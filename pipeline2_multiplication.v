==> flow/design.v <==
`timescale 1ns / 1ps
module pipeline2_multiplication #(
         parameter MULTIPLIER_WIDTH=9,
			          MULTIPLICAND_WIDTH=13
)
(     
      input clk,
		input rst,
		input in_valid,
		input  signed[MULTIPLIER_WIDTH-1:0]  Multiplier_A,
		input  signed[MULTIPLICAND_WIDTH-1:0]Multiplicand_B,
		output mul_out_valid,
		output signed[MULTIPLIER_WIDTH+MULTIPLICAND_WIDTH-2:0]pipe_mul_out
    );
	reg signed[MULTIPLIER_WIDTH+MULTIPLICAND_WIDTH-2:0]pipe_mul1_high,pipe_mul1_low; 
	reg signed[MULTIPLIER_WIDTH+MULTIPLICAND_WIDTH-2:0]pipe_mul2;
	reg in_valid_R,in_valid_R1;
   reg signed[MULTIPLIER_WIDTH+MULTIPLICAND_WIDTH-2:0]pipe2_mul;
always @(posedge clk )begin
   if(rst)begin
      in_valid_R<=0;
		in_valid_R1<=0;
		end
	else begin
	   in_valid_R<=in_valid;
		in_valid_R1<=in_valid_R;
		end
end
always @(posedge clk )begin
   if(rst)
      pipe_mul1_high<=0;
	else if(in_valid)
	   pipe_mul1_high<=(Multiplier_A<<<12)-(Multiplier_A<<<5);
end 
always @(posedge clk )begin
   if(rst)
      pipe_mul1_low<=0;
	else if(in_valid)
	   pipe_mul1_low<=(Multiplier_A<<<9)+(Multiplier_A<<<2)+Multiplier_A;
end
always @(posedge clk )begin
   if(rst)
      pipe_mul2<=0;
	else if(in_valid_R)
	   pipe_mul2<=pipe_mul1_high-pipe_mul1_low;
end
assign pipe_mul_out=pipe_mul2;
assign mul_out_valid=in_valid_R1;
endmodule
# From RTL to reports: pipeline2_multiplication
# The steps from the RTL of pipeline2_multiplication to its reports follow in flow order.
# Line numbers count from 1 in the design file above.
# Operators carry their Yosys type and port widths (W data, S select, Z words).
# A cell with n/a has no value.
[design]
design = "pipeline2_multiplication"
clock = "clk"
library = "sky130hd"
corner = "tt_025C_1v80"

# Word-level counts
# Source: Yosys, flattened and elaborated, memories not mapped. Widths are those after wreduce; folded enables and synchronous resets count as part of the registers. Registers that Yosys merges into a memory's read port (data or address) are not register bits. Print and check cells do not count. Equal cells are merged and count once.
[bits]
register_bits = 65
input_bits = 25
wordCells = 9
[classes]
n_addsub = 4
[op_table]
columns = ["op", "n"]
rows = [
  ["$sub A21 B14 Y21", 1],
  ["$sub A21 B21 Y21", 1],
  ["$add A19 B9 Y20", 1],
  ["$add A18 B11 Y19", 1],
]

# Depth
# Depth = most cells in a row (Yosys ltp): at word level without a register or memory, in the mapped netlist without a sequential cell, where the memories' decode and read muxes count.
[logic_depth]
ltp_word = 2
ABC_AREA = 0
ltp_mapped = 11
ltp_nobuf = 11

# Mapped cells and area
# Yosys stat after the flow's synthesis: flattened, memories mapped to cells. It holds for the ABC_AREA given above (unset counts as 0); a run with the other value may have another netlist.
# The area totals of this step are shown rounded.
[synth_totals]
cells = 480
area_um2 = 4100
seqArea_um2 = 1160
flip_flops = 58
buf_cells = 15
[by_type]
columns = ["cell_type", "n"]
rows = [
  ["sky130_fd_sc_hd__dfxtp_1", 58],
  ["sky130_fd_sc_hd__ha_1", 51],
  ["sky130_fd_sc_hd__mux2i_1", 30],
  ["sky130_fd_sc_hd__nor2_1", 61],
  ["sky130_fd_sc_hd__xnor2_1", 23],
  ["sky130_fd_sc_hd__a21oi_1", 30],
  ["sky130_fd_sc_hd__xor2_1", 15],
  ["sky130_fd_sc_hd__inv_1", 30],
  ["sky130_fd_sc_hd__o21ai_0", 21],
  ["sky130_fd_sc_hd__nand2_1", 24],
  ["sky130_fd_sc_hd__nand2b_1", 13],
  ["sky130_fd_sc_hd__a211oi_1", 10],
  ["sky130_fd_sc_hd__a21o_1", 10],
  ["sky130_fd_sc_hd__nor3_1", 9],
  ["sky130_fd_sc_hd__o22ai_1", 7],
  ["sky130_fd_sc_hd__fa_1", 2],
  ["sky130_fd_sc_hd__a21boi_0", 5],
  ["sky130_fd_sc_hd__clkbuf_1", 10],
]
# Other cell types: 35; their cells: 71.

# Path before layout
# Source: OpenSTA report_checks on the synthesized netlist (no wires, ideal clock, input and output delay 20% of the period each), path of least setup slack; recovery checks are left aside. Register names are those of the netlist, which keeps one name where synthesis merged equal registers.
[synth_path]
kind = "input port to flip-flop"
startpoint = "input port Multiplier_A[1]"
endpoint = "register pipe_mul1_low[13]"
tclk_ns = 4.78
in_delay_ns = 0.956
setup_time_ns = 0.131
arrival_ns = 2.903
required_time_ns = 4.649
slack_ns = 1.746
delay_ns = 2.078
stages = 10
synth_period_reached_ns = 3.034
# "delay_ns" = arrival - input delay + setup time.
# "stages" counts driving pins, that of a launching flip-flop among them; a cell with two outputs on the path counts twice.
# "synth_period_reached_ns" = period - worst setup slack (recovery checks aside). The figure is calculated, with input and output delays left at 20% of the set period.
# The rows between start and end are the longest chain of elaborated cells between them; the timing report does not say that the signal goes this way. Where chains are equally long, one stands for them.
# Each line given opens the expression or statement behind the cell; cells for indexed reads and writes are added by Yosys, which also makes memories of some case tables.
[synth_via]
cell_sequence = "sky130_fd_sc_hd__ha_1 sky130_fd_sc_hd__ha_1 sky130_fd_sc_hd__fa_1 sky130_fd_sc_hd__a21oi_1 sky130_fd_sc_hd__o21ai_0 sky130_fd_sc_hd__a21oi_1 sky130_fd_sc_hd__o21ai_0 sky130_fd_sc_hd__a21oi_1 sky130_fd_sc_hd__xor2_1 sky130_fd_sc_hd__o21ai_0"
elab_chain_len = 2
[synth_rtl]
columns = ["item", "line", "rtl"]
rows = [
  ["start: declaration", 10, "input signed[MULTIPLIER_WIDTH-1:0] Multiplier_A,"],
  ["$add A18 B11 Y19", 39, "pipe_mul1_low<=(Multiplier_A<<<9)+(Multiplier_A<<<2)+Multiplier_A;"],
  ["$add A19 B9 Y20", 39, ""],
  ["end: assignment", 37, "pipe_mul1_low<=0;"],
  ["end: assignment", 39, ""],
  ["end: declaration", 15, "reg signed[MULTIPLIER_WIDTH+MULTIPLICAND_WIDTH-2:0]pipe_mul1_high,pipe_mul1_low;"],
]

# Timing after layout
# From the final timing report of flow run A: the path of least setup slack in the routed layout; clock arrival at registers is part of the times.
[layout_path]
kind = "input port to flip-flop"
startpoint = "input port Multiplier_A[6]"
endpoint = "register pipe_mul1_low[14]"
tclk_ns = 3.6
in_delay_ns = 0.72
setup_time_ns = 0.13
arrival_ns = 3.38
required_time_ns = 3.79
slack_ns = 0.42
stages = 10
# The rows between start and end are the longest chain of elaborated cells between them; the timing report does not say that the signal goes this way. Where chains are equally long, one stands for them.
[layout_via]
cell_sequence = "sky130_fd_sc_hd__clkdlybuf4s50_1 sky130_fd_sc_hd__ha_1 sky130_fd_sc_hd__ha_1 sky130_fd_sc_hd__a21o_1 sky130_fd_sc_hd__a21oi_1 sky130_fd_sc_hd__a21boi_0 sky130_fd_sc_hd__a21boi_0 sky130_fd_sc_hd__o21ai_0 sky130_fd_sc_hd__mux2i_1 sky130_fd_sc_hd__o311ai_0"
elab_chain_len = 2
[layout_rtl]
columns = ["item", "line", "rtl"]
rows = [
  ["start: declaration", 10, "input signed[MULTIPLIER_WIDTH-1:0] Multiplier_A,"],
  ["$add A18 B11 Y19", 39, "pipe_mul1_low<=(Multiplier_A<<<9)+(Multiplier_A<<<2)+Multiplier_A;"],
  ["$add A19 B9 Y20", 39, ""],
  ["end: assignment", 37, "pipe_mul1_low<=0;"],
  ["end: assignment", 39, ""],
  ["end: declaration", 15, "reg signed[MULTIPLIER_WIDTH+MULTIPLICAND_WIDTH-2:0]pipe_mul1_high,pipe_mul1_low;"],
]

Design pipeline2_multiplication on sky130hd. What follows are 2 stored runs of the flow, each under its own settings; their order means nothing. The constraints put input and output delay at 20% of the set period each and load the outputs with 0.01 pF.
"worst_path_ns": the worst setup path's part of the clock period (all of it between registers, 20% less for each end at a port) less its slack. A launch clock that arrives late makes it longer, a capture clock that arrives late makes it shorter.
"totalPower_mw": no workload was simulated; the value follows from the tool's default switching activity.
Values from the reports are rounded here.

# flow run A
==> flow/run.sh <==
#!/bin/bash
# the make line also repeats the synthesis and layout settings of config.mk as NAME=value (left out here)
make -C /OpenROAD-flow-scripts/flow DESIGN_CONFIG=/design/flow/config.mk WORK_HOME=/design/flow/orfs CLKGATE_MAP_FILE= finish
==> flow/config.mk <==
export PLATFORM = sky130hd
export DESIGN_NAME = pipeline2_multiplication
export DESIGN_NICKNAME = pipeline2_multiplication
export VERILOG_FILES = /design/flow/design.v
export SDC_FILE = /design/flow/constraint.sdc
export NUM_CORES = 4
export LEC_CHECK = 0
export CAP_MARGIN = 20
export CORE_MARGIN = 2
export CORE_UTILIZATION = 40
export SLEW_MARGIN = 20
==> flow/constraint.sdc <==
create_clock -name core_clock -period 3.6 [get_ports {clk}]
set_input_delay 0.7200 -clock core_clock [delete_from_list [all_inputs] [get_ports {clk}]]
set_output_delay 0.7200 -clock core_clock [all_outputs]
set_load 0.01 [all_outputs]

==> flow run A: results <==
worst_path_ns=2.46
worstPathKind="input port to flip-flop"
totalPower_mw=2.24
final_die_area_um2=11100
final_cell_area_um2=4950
post_route_util_pct=50.2
ys_area_um2=4100
setupTns_ns=0.000
ws_setup_ns=0.415

# flow run B
==> flow/run.sh <==
#!/bin/bash
# the make line also repeats the synthesis and layout settings of config.mk as NAME=value (left out here)
make -C /OpenROAD-flow-scripts/flow DESIGN_CONFIG=/design/flow/config.mk WORK_HOME=/design/flow/orfs CLKGATE_MAP_FILE= finish
==> flow/config.mk <==
export PLATFORM = sky130hd
export DESIGN_NAME = pipeline2_multiplication
export DESIGN_NICKNAME = pipeline2_multiplication
export VERILOG_FILES = /design/flow/design.v
export SDC_FILE = /design/flow/constraint.sdc
export NUM_CORES = 4
export LEC_CHECK = 0
export CAP_MARGIN = 20
export CELL_PAD_IN_SITES_GLOBAL_PLACEMENT = 1
export CORE_ASPECT_RATIO = 1.0
export CORE_MARGIN = 7
export CORE_UTILIZATION = 21
export CTS_CLUSTER_SIZE = 37
export GPL_ROUTABILITY_DRIVEN = 0
export GPL_TIMING_DRIVEN = 0
export HOLD_SLACK_MARGIN = 0.06
export PLACE_DENSITY_LB_ADDON = 0.28
export SETUP_SLACK_MARGIN = 0.42
export SLEW_MARGIN = 40
export TNS_END_PERCENT = 85
==> flow/constraint.sdc <==
create_clock -name core_clock -period 2.98 [get_ports {clk}]
set_input_delay 0.5960 -clock core_clock [delete_from_list [all_inputs] [get_ports {clk}]]
set_output_delay 0.5960 -clock core_clock [all_outputs]
set_load 0.01 [all_outputs]

==> flow run B: results <==
final_die_area_um2=23700
ys_area_um2=4100
ws_setup_ns=0.464
final_cell_area_um2=5760
setupTns_ns=0.000
worst_path_ns=1.92
worstPathKind="input port to flip-flop"
post_route_util_pct=30.4
totalPower_mw=3.20
