==> flow/design.v <==
`timescale 1ns / 1ps
module ccgc_alg(
    input clk,
    input rst,
    input frame_valid,
    input line_valid,
    input gray_ccp1_n,
    input gray_ccp2_n,
    input gray_ccp3_n,
    input gray_ccp4_n,
    input gray_ccp1_n_1,
    output K3_out,
    output [2:0]K1_out,
    output [3:0]K2_out,
    output K_valid,
    input gray_ccp1_valid
    );
reg IsEvenFrame;
reg gray_ccp1_corrected;
reg line_valid_r0;
reg line_valid_r1;
reg line_valid_r2;
reg line_valid_r3;
reg line_valid_r4;
reg line_valid_r5;
reg gray_ccp2_n_r0;
reg gray_ccp2_n_r1;
reg gray_ccp2_n_r2;
reg gray_ccp3_n_r0;
reg gray_ccp3_n_r1;
reg gray_ccp3_n_r2;
reg gray_ccp4_n_r0;
reg gray_ccp4_n_r1;
reg gray_ccp4_n_r2;
 reg ccgc_k3_r;
 reg gray_ccp1_n_r0;
reg gray_ccp1_corrected_r0;
 reg [2:0] V1;
 reg [2:0] K1;
 reg [3:0] V2;
 reg [3:0] IV2;
 reg [3:0] K2;
assign ccgc_k3_w=line_valid?(gray_ccp1_n^gray_ccp1_n_1):0;
always@(posedge clk)begin
     if(rst) ccgc_k3_r<=0;
     else ccgc_k3_r<=ccgc_k3_w;
end
 always@(posedge clk )begin
     if(rst) begin 
       line_valid_r0<=0;
       line_valid_r1<=0;
       line_valid_r2<=0;
       line_valid_r3<=0;
       line_valid_r4<=0;
       line_valid_r5<=0;
     end
     else begin
     line_valid_r0<=line_valid;
     line_valid_r1<=line_valid_r0;
     line_valid_r2<=line_valid_r1;
     line_valid_r3<=line_valid_r2;
     line_valid_r4<=line_valid_r3;
     line_valid_r5<=line_valid_r4;
     end
end
always@(posedge clk )begin
     if(rst) gray_ccp1_n_r0<=0;
     else if(line_valid)
     gray_ccp1_n_r0<=gray_ccp1_n;
     else gray_ccp1_n_r0<=gray_ccp1_n_r0;
end
always@(posedge clk )begin
     if(rst) begin
     gray_ccp2_n_r0<=0;
     gray_ccp2_n_r1<=0;
     gray_ccp2_n_r2<=0;
     end
     else begin
     gray_ccp2_n_r0<=gray_ccp2_n;
     gray_ccp2_n_r1<=gray_ccp2_n_r0;
     gray_ccp2_n_r2<=gray_ccp2_n_r1;
     end
end
always@(posedge clk )begin
     if(rst) begin
     gray_ccp3_n_r0<=0;
     gray_ccp3_n_r1<=0;
      gray_ccp3_n_r2<=0;
     end
     else begin
     gray_ccp3_n_r0<=gray_ccp3_n;
     gray_ccp3_n_r1<=gray_ccp3_n_r0;
     gray_ccp3_n_r2<=gray_ccp3_n_r1;
     end
end
always@(posedge clk )begin
     if(rst) begin
     gray_ccp4_n_r0<=0;
     gray_ccp4_n_r1<=0;
     gray_ccp4_n_r2<=0;
     end
     else begin
     gray_ccp4_n_r0<=gray_ccp4_n;
     gray_ccp4_n_r1<=gray_ccp4_n_r0;
     gray_ccp4_n_r2<=gray_ccp4_n_r1;
     end
end
reg frame_neg_r0,frame_neg_r1;
always @(posedge clk) begin
    if(rst)begin
       frame_neg_r0<=0;
       frame_neg_r1<=0;
    end
    else begin
       frame_neg_r0<=frame_valid;
       frame_neg_r1<=frame_neg_r0;
    end
end
assign frame_neg_w=frame_neg_r0&~frame_neg_r1;
always@(posedge clk )begin
     if(rst) IsEvenFrame<=0;
     else if(frame_neg_w)
      IsEvenFrame<=~IsEvenFrame;
end
always @(posedge clk) begin
    if(rst)begin
       gray_ccp1_corrected<=0;
    end
    else if(IsEvenFrame&&line_valid_r0)
       gray_ccp1_corrected<=ccgc_k3_r^gray_ccp1_n_r0;
    else if(~IsEvenFrame&&line_valid_r0)
       gray_ccp1_corrected<=0^gray_ccp1_n_r0;
end
always@(posedge clk )begin
     if(rst) begin
     gray_ccp1_corrected_r0<=0;
     end
     else begin
     gray_ccp1_corrected_r0<=gray_ccp1_corrected;
     end
end
always @(posedge clk ) begin
    if(rst)begin
       V1<=0;
    end
    else if(line_valid_r1)
      V1<={gray_ccp1_corrected,{2{1'b0}}}+{gray_ccp2_n_r1,1'b0}+gray_ccp3_n_r1;
    else 
      V1<=V1;
end
always @(posedge clk ) begin
    if(rst)begin
       K1<=0;
    end
    else if(line_valid_r2)begin
          case(V1) 
           3'd0:K1<=0;
           3'd1:K1<=1;
           3'd3:K1<=2;
           3'd2:K1<=3;
           3'd6:K1<=4;
           3'd7:K1<=5;
           3'd5:K1<=6;
           3'd4:K1<=7;
          endcase
        end
    else 
       K1<=K1;
end
always @(posedge clk ) begin
    if(rst)begin
       V2<=0;
    end
    else if(line_valid_r2)begin
      V2<={gray_ccp1_corrected_r0,{3{1'b0}}}+{gray_ccp2_n_r2,{2{1'b0}}}+{gray_ccp3_n_r2,1'b0}+gray_ccp4_n_r2;
        end
    else 
       V2<=V2;
end
always @(posedge clk) begin
    if(rst)begin
       IV2<=0;
    end
    else if(line_valid_r3)begin
      case(V2)
        4'd0:IV2<=0;
        4'd1:IV2<=1;
        4'd3:IV2<=2;
        4'd2:IV2<=3;
        4'd6:IV2<=4;
        4'd7:IV2<=5;
        4'd5:IV2<=6;
        4'd4:IV2<=7;
        4'd12:IV2<=8;
        4'd13:IV2<=9;
        4'd15:IV2<=10;
        4'd14:IV2<=11;
        4'd10:IV2<=12;
        4'd11:IV2<=13;
        4'd9:IV2<=14;
        4'd8:IV2<=15;
      endcase
        end
    else 
       IV2<=IV2;
end
always @(posedge clk) begin
    if(rst)begin
       K2<=0;
    end
    else if(line_valid_r4)begin
       K2<=(IV2+1)>>1;
        end
    else 
       K2<=K2;
end
assign K2_out=line_valid_r5?K2:'bx;
reg [4:0]K3_S;
always @(posedge clk ) begin
    if(rst)begin
       K3_S<=0;
    end
    else if(line_valid)begin
       K3_S<={K3_S[3:0],ccgc_k3_r};
        end
    else 
       K3_S<=K3_S;
end
assign K3_out=line_valid_r5?K3_S[4]:'bx;
reg [2:0]K1_r0;
reg [2:0]K1_r1;
always @(posedge clk) begin
    if(rst)begin
       K1_r0<=0;
       K1_r1<=0;
    end
    else begin
       K1_r0<=K1;
       K1_r1<=K1_r0;
        end
end
assign K1_out=line_valid_r5?K1_r1:'bx;
assign K_valid=line_valid_r5; 
endmodule
---- From RTL to reports: ccgc_alg ----
Tool output for the design above, in the order of the flow.
Lines are those of the file above, counted from 1.
Cell names lack the library's common part.
A cell with - has no value.
design
  top ..................................... ccgc_alg
  clock input ............................. clk
  standard-cell library ................... sky130hd
  timing corner ........................... tt_025C_1v80

---- Word-level counts ----
Source: Yosys, flattened and elaborated, memories not mapped. Widths are those after wreduce. Registers that Yosys merges into a memory's read port (data or address) are not register bits. Print and check cells do not count. Equal cells are merged and count once.
Yosys's memory passes give these memory sizes; they may raise the number of words (mostly to a power of two), join words into wider ones and drop unused or constant bits.
bit counts
  register bits after elaboration ......... 44
  ROM bits ................................ 88
  word width x clocked read ports ......... 7
  memories ................................ 2
  input bits .............................. 10
  elaborated cells ........................ 51
memories
  memory            depth  width  rd ports  write ports  RTL line  source
  (name not given)  16     4      1         0            185       case(V2)
  (name not given)  8      3      1         0            156       case(V1)
cells by class
  $add $sub $neg .......................... 6
  muxes and demuxes ....................... 5
  bitwise operators ....................... 6
  reductions and logical operators ........ 4
operators by type and width
  kind                                          count
  adder 4 x 1 -> 5 bit (second input constant)  1
  adder 4 x 1 -> 4 bit                          1
  adder 4 x 2 -> 4 bit                          1
  adder 4 x 3 -> 4 bit                          1
  two-way mux 4 bit                             1
  inverter 1 bit                                3
  adder 3 x 1 -> 3 bit                          1
  adder 3 x 2 -> 3 bit                          1
  two-way mux 3 bit                             1
  two-way mux 1 bit                             3
  XOR 1 bit                                     2
  logical AND 1 bit                             2
  nonzero test 2 bit                            1
  OR reduction 2 bit                            1
  AND 1 bit                                     1

---- Longest topological paths ----
Depth = most cells in a row (Yosys ltp): at word level without a register or memory, in the mapped netlist without a sequential cell, where the memories' decode and read muxes count.
logic depth
  depth after elaboration ................. 4
  ABC_AREA ................................ 0
  gate-level depth with buffers ........... 3

---- Synthesis result ----
The flow's flattened synthesis, as Yosys stat reports it; memories are mapped. The netlist is that of the ABC_AREA named above (0 if unset); the other value can give another one.
cell types
  cell type  count  total area (um^2)
  dfxtp_1    51     1.02E+03
  mux2i_1    16     160.154
  nor2b_1    25     156.4
  nor2_1     24     90.086
  xnor2_1    5      43.792
  a211oi_1   5      37.536
  xor2_1     4      35.034
  clkbuf_1   7      26.275
  xnor3_1    1      22.522
  a211oi_2   1      12.512
  ha_1       1      12.512
  mux2_2     1      11.261
  a21o_1     1      7.507
  buf_4      1      7.507
  nor3b_1    1      7.507
  and2_1     1      6.256
  nand2b_1   1      6.256
  nand4_1    1      6.256
Other cell types: 5; their cells: 5.
mapped netlist
  cells in the netlist .................... 152
  mapped area ............................. 0.0016916 mm^2
  sequential part of the area ............. 0.001021 mm^2
  flip-flops .............................. 51

---- Timing after synthesis ----
OpenSTA on the mapped netlist: ideal clock, no wires. The path of least setup slack (recovery checks aside). Input and output delay are each 20% of the period. Register names are those of the netlist, which keeps one name where synthesis merged equal registers.
path after synthesis
  path kind ............................... register -> register
  start ................................... reg V2[3]
  end ..................................... reg IV2[0]
  clock period ............................ 1600 ps
  arrival time ............................ 1114 ps
  data required time ...................... 1521 ps
  path slack .............................. 406 ps
  path delay .............................. 1193 ps
  driving pins on the path ................ 4
  synthesis period reached ................ 1194 ps
"path delay" is the arrival time less input delay plus setup time.
"driving pins on the path": output pins that drive a net of the path, with the launching flip-flop's if there is one; two outputs of one cell count as two.
"synthesis period reached" = period - worst setup slack (recovery checks aside). The figure is calculated, with input and output delays left at 20% of the set period.
A register here has more assigning lines than the two given.
between the ends, after synthesis
  cell sequence ........................... dfxtp_1 xnor3_1 xor2_1 a211oi_2
RTL lines, path after synthesis
  what             RTL line  source
  start, declared  40        reg [3:0] V2;
  start, assigned  172       V2<=0;
  start, assigned  175       V2<={gray_ccp1_corrected_r0,{3{1'b0}}}+{gray_ccp2_n_r2,{2{1'b0}}}+{gray_ccp3_n_r2,1'b0}+gray_ccp4_n_r2;
  end, assigned    186       4'd0:IV2<=0;
  end, assigned    187       4'd1:IV2<=1;
  end, declared    41        reg [3:0] IV2;
No chain of elaborated cells between the ends is given.

---- Worst path after layout ----
Path of least setup slack in the final report of flow run 1 (OpenROAD, finished layout, wires in). Where an end is a register, its clock arrival counts in the times.
The report prints the path's times to 10 ps; the period is as set.
path post-layout
  path kind ............................... register -> register
  start ................................... reg V2[2]
  end ..................................... reg IV2[0]
  clock period ............................ 1030 ps
  arrival time ............................ 1380 ps
  data required time ...................... 1250 ps
  path slack .............................. -130 ps
  driving pins on the path ................ 4
A register here has more assigning lines than the two given.
between the ends, post-layout
  cell sequence ........................... dfxtp_2 xnor3_1 xor2_1 a211oi_2
RTL lines, path post-layout
  what             RTL line  source
  start, declared  40        reg [3:0] V2;
  start, assigned  172       V2<=0;
  start, assigned  175       V2<={gray_ccp1_corrected_r0,{3{1'b0}}}+{gray_ccp2_n_r2,{2{1'b0}}}+{gray_ccp3_n_r2,1'b0}+gray_ccp4_n_r2;
  end, assigned    186       4'd0:IV2<=0;
  end, assigned    187       4'd1:IV2<=1;
  end, declared    41        reg [3:0] IV2;
No chain of elaborated cells between the ends is given.

Wiki page: ccgc_alg / flow data

Measured data: module ccgc_alg, platform sky130hd, 2 stored runs of the flow under differing settings, order arbitrary. Input and output delays are each 20% of the period that was set; the output load is 0.01 pF.
By "period achieved" is meant the clock period of the run minus its worst setup slack. This is arithmetic on one report: input and output delays are still those of the set period (20% each).
"worst path time" = time allowed to the worst setup path (clock period - input delay - output delay, where it has them) - its slack; a late launch clock adds to it, a late capture clock takes from it.
"total power of the final layout" is the tool's figure for a default switching activity; nothing was simulated.
"worst path time" is given in steps of 10 ps.

---- flow run 1 ----
settings
  period_ns = 1.03
  CORE_UTILIZATION = 34
  SETUP_SLACK_MARGIN = 0.07
  PLACE_DENSITY_LB_ADDON = 0.27
  CORE_ASPECT_RATIO = 0.52
  CORE_MARGIN = 8
  CELL_PAD_IN_SITES_DETAIL_PLACEMENT = 0
  TNS_END_PERCENT = 100
  ABC_AREA = 0
  MAX_ROUTING_LAYER = met4
  CAP_MARGIN = 20
  SLEW_MARGIN = 20
results
  full die area ........................... 0.0076102 mm^2
  total power of the final layout ......... 3548 µW
  period achieved ......................... 1159 ps
  synthesized cell area ................... 0.0016916 mm^2
  standard-cell area of the final layout .. 0.0021746 mm^2
  post-route worst hold slack ............. 277 ps
  worst path time ......................... 1160 ps
  critical path type ...................... register -> register
  sum of negative setup slack ............. -254 ps
  utilization after layout ................ 0.455
  worst setup slack after layout .......... -129 ps

---- flow run 2 ----
settings
  period_ns = 1.02
  CORE_UTILIZATION = 31
  PLACE_DENSITY_LB_ADDON = 0.28
  TNS_END_PERCENT = 95
  GPL_ROUTABILITY_DRIVEN = 1
  CTS_CLUSTER_DIAMETER = 94
  SLEW_MARGIN = 35
  MIN_ROUTING_LAYER = met1
  CAP_MARGIN = 20
  CORE_MARGIN = 2
results
  full die area ........................... 0.0060637 mm^2
  total power of the final layout ......... 3453 µW
  period achieved ......................... 1163 ps
  synthesized cell area ................... 0.0016916 mm^2
  standard-cell area of the final layout .. 0.0021295 mm^2
  post-route worst hold slack ............. 437 ps
  worst path time ......................... 1160 ps
  critical path type ...................... register -> register
  sum of negative setup slack ............. -274 ps
  utilization after layout ................ 0.412
  worst setup slack after layout .......... -143 ps
